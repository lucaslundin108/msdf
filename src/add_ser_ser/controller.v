==> flow/design.v <==
module controller#(
    parameter N = 9
)(
    input clk,
    input rst,
    output reg load_L_LEVEL1,
    output reg load_L_LEVEL2,
    output reg load_L_LEVEL3,
    output reg ready_Zj
);
reg [7:0] counter;
always @(negedge rst or posedge clk) begin
    if (!rst) begin
        counter <= 0;
        load_L_LEVEL1 <= 1'b0;
        load_L_LEVEL2 <= 1'b0;
        load_L_LEVEL3 <= 1'b0;
        ready_Zj <= 1'b0;
    end else begin
        if(counter == 2)begin
            counter <= counter + 1'b1;
            ready_Zj <= 1'b1;
        end
        else if(counter < N+2)begin
            load_L_LEVEL1 <= 1'b1;
            load_L_LEVEL2 <= 1'b1;
            load_L_LEVEL3 <= 1'b1;
            counter <= counter + 1'b1;
        end
    end
end
endmodule
# --- Tool chain data of controller ---
# What the tools print for controller, step after step.
# Lines are those of the file above, counted from 1.
# Operators: Yosys type, input widths -> output width; for muxes data width and select width s.
# Cell names lack the library's common part.
design:
  top_module: "controller"
  clock_port: "clk"
  lib: "sky130hd"
  corner: "tt_025C_1v80"

# --- Word level ---
# Source: Yosys, flattened and elaborated, memories not mapped. Widths are those after wreduce. Registers that Yosys merges into a memory's read port (data or address) are not register bits. Print and check cells do not count. Equal cells are merged and count once.
word_totals:
  elab_cells: 11
  output_inout_bits: 4
  inputBits: 2
  reg_bits: 10
classes:
  muxes: 2
  n_eq: 1
  n_addsub: 1
  reduce_logical: 2
  n_logic: 1
  compare: 1
ops:
  columns: ["cell", "n"]
  rows:
  - ["$mux 8", 2]
  - ["$add 8x1->8 const B", 1]
  - ["$eq 8x2->1 const B", 1]
  - ["$lt 8x4->1 const B", 1]
  - ["$reduce_and 2->1", 1]
  - ["$reduce_bool 2->1", 1]
  - ["$not 1->1", 1]

# --- Depth ---
# Depth = most cells in a row (Yosys ltp): at word level without a register or memory, in the mapped netlist without a sequential cell, where the memories' decode and read muxes count.
depth:
  word_depth: 3
  ABC_AREA: 0
  mapped_depth: 4
  mapped_depth_nobuf: 4

# --- After synthesis ---
# Source: synth_stat.txt of the flow (Yosys; design flattened, memories mapped). It holds for the ABC_AREA given above (unset counts as 0); a run with the other value may have another netlist.
types:
  columns: ["type", "n", "type_area_um2"]
  rows:
  - ["dfrtp_1", 10, 250.24]
  - ["ha_1", 2, 25.024]
  - ["nor4_4", 1, 21.27]
  - ["xnor2_1", 2, 17.517]
  - ["buf_4", 2, 15.014]
  - ["clkbuf_1", 3, 11.261]
  - ["a41o_1", 1, 10.01]
  - ["dlygate4sd1_1", 1, 8.758]
  - ["a21o_1", 1, 7.507]
  - ["nand3b_1", 1, 7.507]
  - ["nor3b_1", 1, 7.507]
  - ["o21bai_1", 1, 7.507]
  - ["a31oi_1", 1, 6.256]
  - ["a21oi_1", 1, 5.005]
  - ["o21ai_0", 1, 5.005]
  - ["inv_1", 1, 3.754]
  - ["nand2_1", 1, 3.754]
synth_totals:
  sequential_area_um2: 250.2
  buffers: 6
  ffs: 10
  area_um2: 412.9
  stdcells: 31

# --- Path before layout ---
# Path of least setup slack by OpenSTA after synthesis, without wires, with an ideal clock, recovery checks aside; 20% of the period is set as input and as output delay. Where synthesis merged equal registers, the netlist keeps one of their names.
synth_path:
  path_kind: "register to register"
  from: "register counter[0]"
  to: "register counter[0]"
  clock_period_ns: 1.6
  slack_ns: 0.393
  required_ns: 1.476
  launch_ns: 0.000
  t_arrival_ns: 1.084
  setup_time_ns: 0.124
  path_delay_ns: 1.208
  n_path_buf: 0
  driving_pins: 5
  synth_period_reached_ns: 1.207
# "path_delay_ns" = arrival - input delay + setup time.
# "driving_pins": output pins that drive a net of the path, with the launching flip-flop's if there is one; two outputs of one cell count as two.
# "synth_period_reached_ns" is the clock period less the worst setup slack; recovery checks do not enter. This is arithmetic on one report: input and output delays are still those of the set period (20% each).
# Between the ends stands the longest chain of elaborated cells between them, by number of cells; it is not shown to be the way that was timed. Of several equally long chains one is given.
# A line is the first line of the expression or statement that the cell stems from. Yosys adds cells for indexed reads and writes and turns some case tables into memories.
# A register here has more assigning lines than the two given.
synth_between:
  cell_sequence: "dfrtp_1 -> ha_1 -> o21ai_0 -> nand2_1 -> xnor2_1"
  elab_chain_cells: 3
  cone_cells: 6
  cone_classes: "1 x add/sub; 1 x compare; 1 x eq/ne; 2 x mux; 1 x reduce/logical"
synth_lines:
  columns: ["item", "line_no", "text"]
  rows:
  - ["start: declaration", 11, "reg [7:0] counter;"]
  - ["start: assignment", 21, "counter <= counter + 1'b1;"]
  - ["start: assignment", 28, "counter <= counter + 1'b1;"]
  - ["$add 8x1->8", 28, null]
  - ["$mux 8", 24, "else if(counter < N+2)begin"]
  - ["$mux 8", 20, "if(counter == 2)begin"]
  - ["end: assignment", 21, null]
  - ["end: assignment", 28, null]
  - ["end: declaration", 11, null]

# --- Timing after layout ---
# Path of least setup slack in the final report of entry A (OpenROAD, finished layout, wires in). Where an end is a register, its clock arrival counts in the times.
layout_path:
  path_kind: "register to output"
  from: "register (no name shown)"
  to: "output port load_L_LEVEL2"
  slack_ns: 0.20
  driving_pins: 2
  required_ns: 1.42
  t_arrival_ns: 1.23
  out_delay_ns: 0.36
  launch_ns: 0.26
  clock_period_ns: 1.78
  n_path_buf: 1
layout_between:
  cell_sequence: "dfrtp_1 -> clkdlybuf4s50_1"
  elab_chain_cells: 0
  cone_cells: 0
  lines_between: 0
layout_lines:
  columns: ["item", "line_no", "text"]
  rows:
  - ["end: declaration", 7, "output reg load_L_LEVEL2,"]

==> results <==
2 stored runs of controller in the flow (synthesis by Yosys, layout by OpenROAD, sky130hd cells), in arbitrary order. Constraints: input delay and output delay 20% of the set period each, output load 0.01 pF.
"period_reached_ns" is the run's clock period less its worst setup slack. It is reckoned from that one timing run; input and output delays stay at 20% of the period that was set.
"worst_setup_path_time_ns" = time allowed to the worst setup path (clock period - input delay - output delay, where it has them) - its slack; a late launch clock adds to it, a late capture clock takes from it.
"design_power_uw" rests on the timing tool's default activity at the inputs, not on a simulated workload.

--- entry A ---
==> flow/run.sh <==
#!/bin/bash
# the make line also repeats the synthesis and layout settings of config.mk as NAME=value (left out here)
make -C /OpenROAD-flow-scripts/flow DESIGN_CONFIG=/design/flow/config.mk WORK_HOME=/design/flow/orfs CLKGATE_MAP_FILE= finish
==> flow/config.mk <==
export PLATFORM = sky130hd
export DESIGN_NAME = controller
export DESIGN_NICKNAME = controller
export VERILOG_FILES = /design/flow/design.v
export SDC_FILE = /design/flow/constraint.sdc
export NUM_CORES = 4
export LEC_CHECK = 0
export CAP_MARGIN = 20
export CELL_PAD_IN_SITES_DETAIL_PLACEMENT = 2
export CORE_ASPECT_RATIO = 1.31
export CORE_MARGIN = 8
export CORE_UTILIZATION = 15
export CTS_CLUSTER_DIAMETER = 108
export CTS_CLUSTER_SIZE = 54
export GPL_ROUTABILITY_DRIVEN = 0
export MIN_ROUTING_LAYER = met1
export PLACE_DENSITY_LB_ADDON = 0.02
export SETUP_SLACK_MARGIN = 0.0
export SLEW_MARGIN = 35
export TNS_END_PERCENT = 55
==> flow/constraint.sdc <==
create_clock -name core_clock -period 1.78 [get_ports {clk}]
set_input_delay 0.3560 -clock core_clock [delete_from_list [all_inputs] [get_ports {clk}]]
set_output_delay 0.3560 -clock core_clock [all_outputs]
set_load 0.01 [all_outputs]

==> results, as YAML <==
results:
  post_synth_area_um2: 412.9
  design.die.area_um2: 4702.9
  layout_stdcell_area_um2: 509.2
  post_route_util_pct: 18.7
  setup_ws_ns: 0.198
  tns_setup_ns: 0.000
  design_power_uw: 437.5
  period_reached_ns: 1.582
  worst_setup_path_time_ns: 1.23
  critical_path_type: "register to output"

--- entry B ---
==> flow/run.sh <==
#!/bin/bash
# the make line also repeats the synthesis and layout settings of config.mk as NAME=value (left out here)
make -C /OpenROAD-flow-scripts/flow DESIGN_CONFIG=/design/flow/config.mk WORK_HOME=/design/flow/orfs CLKGATE_MAP_FILE= finish
==> flow/config.mk <==
export PLATFORM = sky130hd
export DESIGN_NAME = controller
export DESIGN_NICKNAME = controller
export VERILOG_FILES = /design/flow/design.v
export SDC_FILE = /design/flow/constraint.sdc
export NUM_CORES = 4
export LEC_CHECK = 0
export CAP_MARGIN = 20
export CORE_MARGIN = 2
export CORE_UTILIZATION = 40
export SLEW_MARGIN = 20
==> flow/constraint.sdc <==
create_clock -name core_clock -period 1.05 [get_ports {clk}]
set_input_delay 0.2100 -clock core_clock [delete_from_list [all_inputs] [get_ports {clk}]]
set_output_delay 0.2100 -clock core_clock [all_outputs]
set_load 0.01 [all_outputs]

==> results, as YAML <==
results:
  post_synth_area_um2: 412.9
  design.die.area_um2: 1305.4
  layout_stdcell_area_um2: 509.2
  post_route_util_pct: 53.6
  setup_ws_ns: -0.140
  tns_setup_ns: -0.672
  design_power_uw: 586.4
  period_reached_ns: 1.190
  worst_setup_path_time_ns: 1.19
  critical_path_type: "register to register"
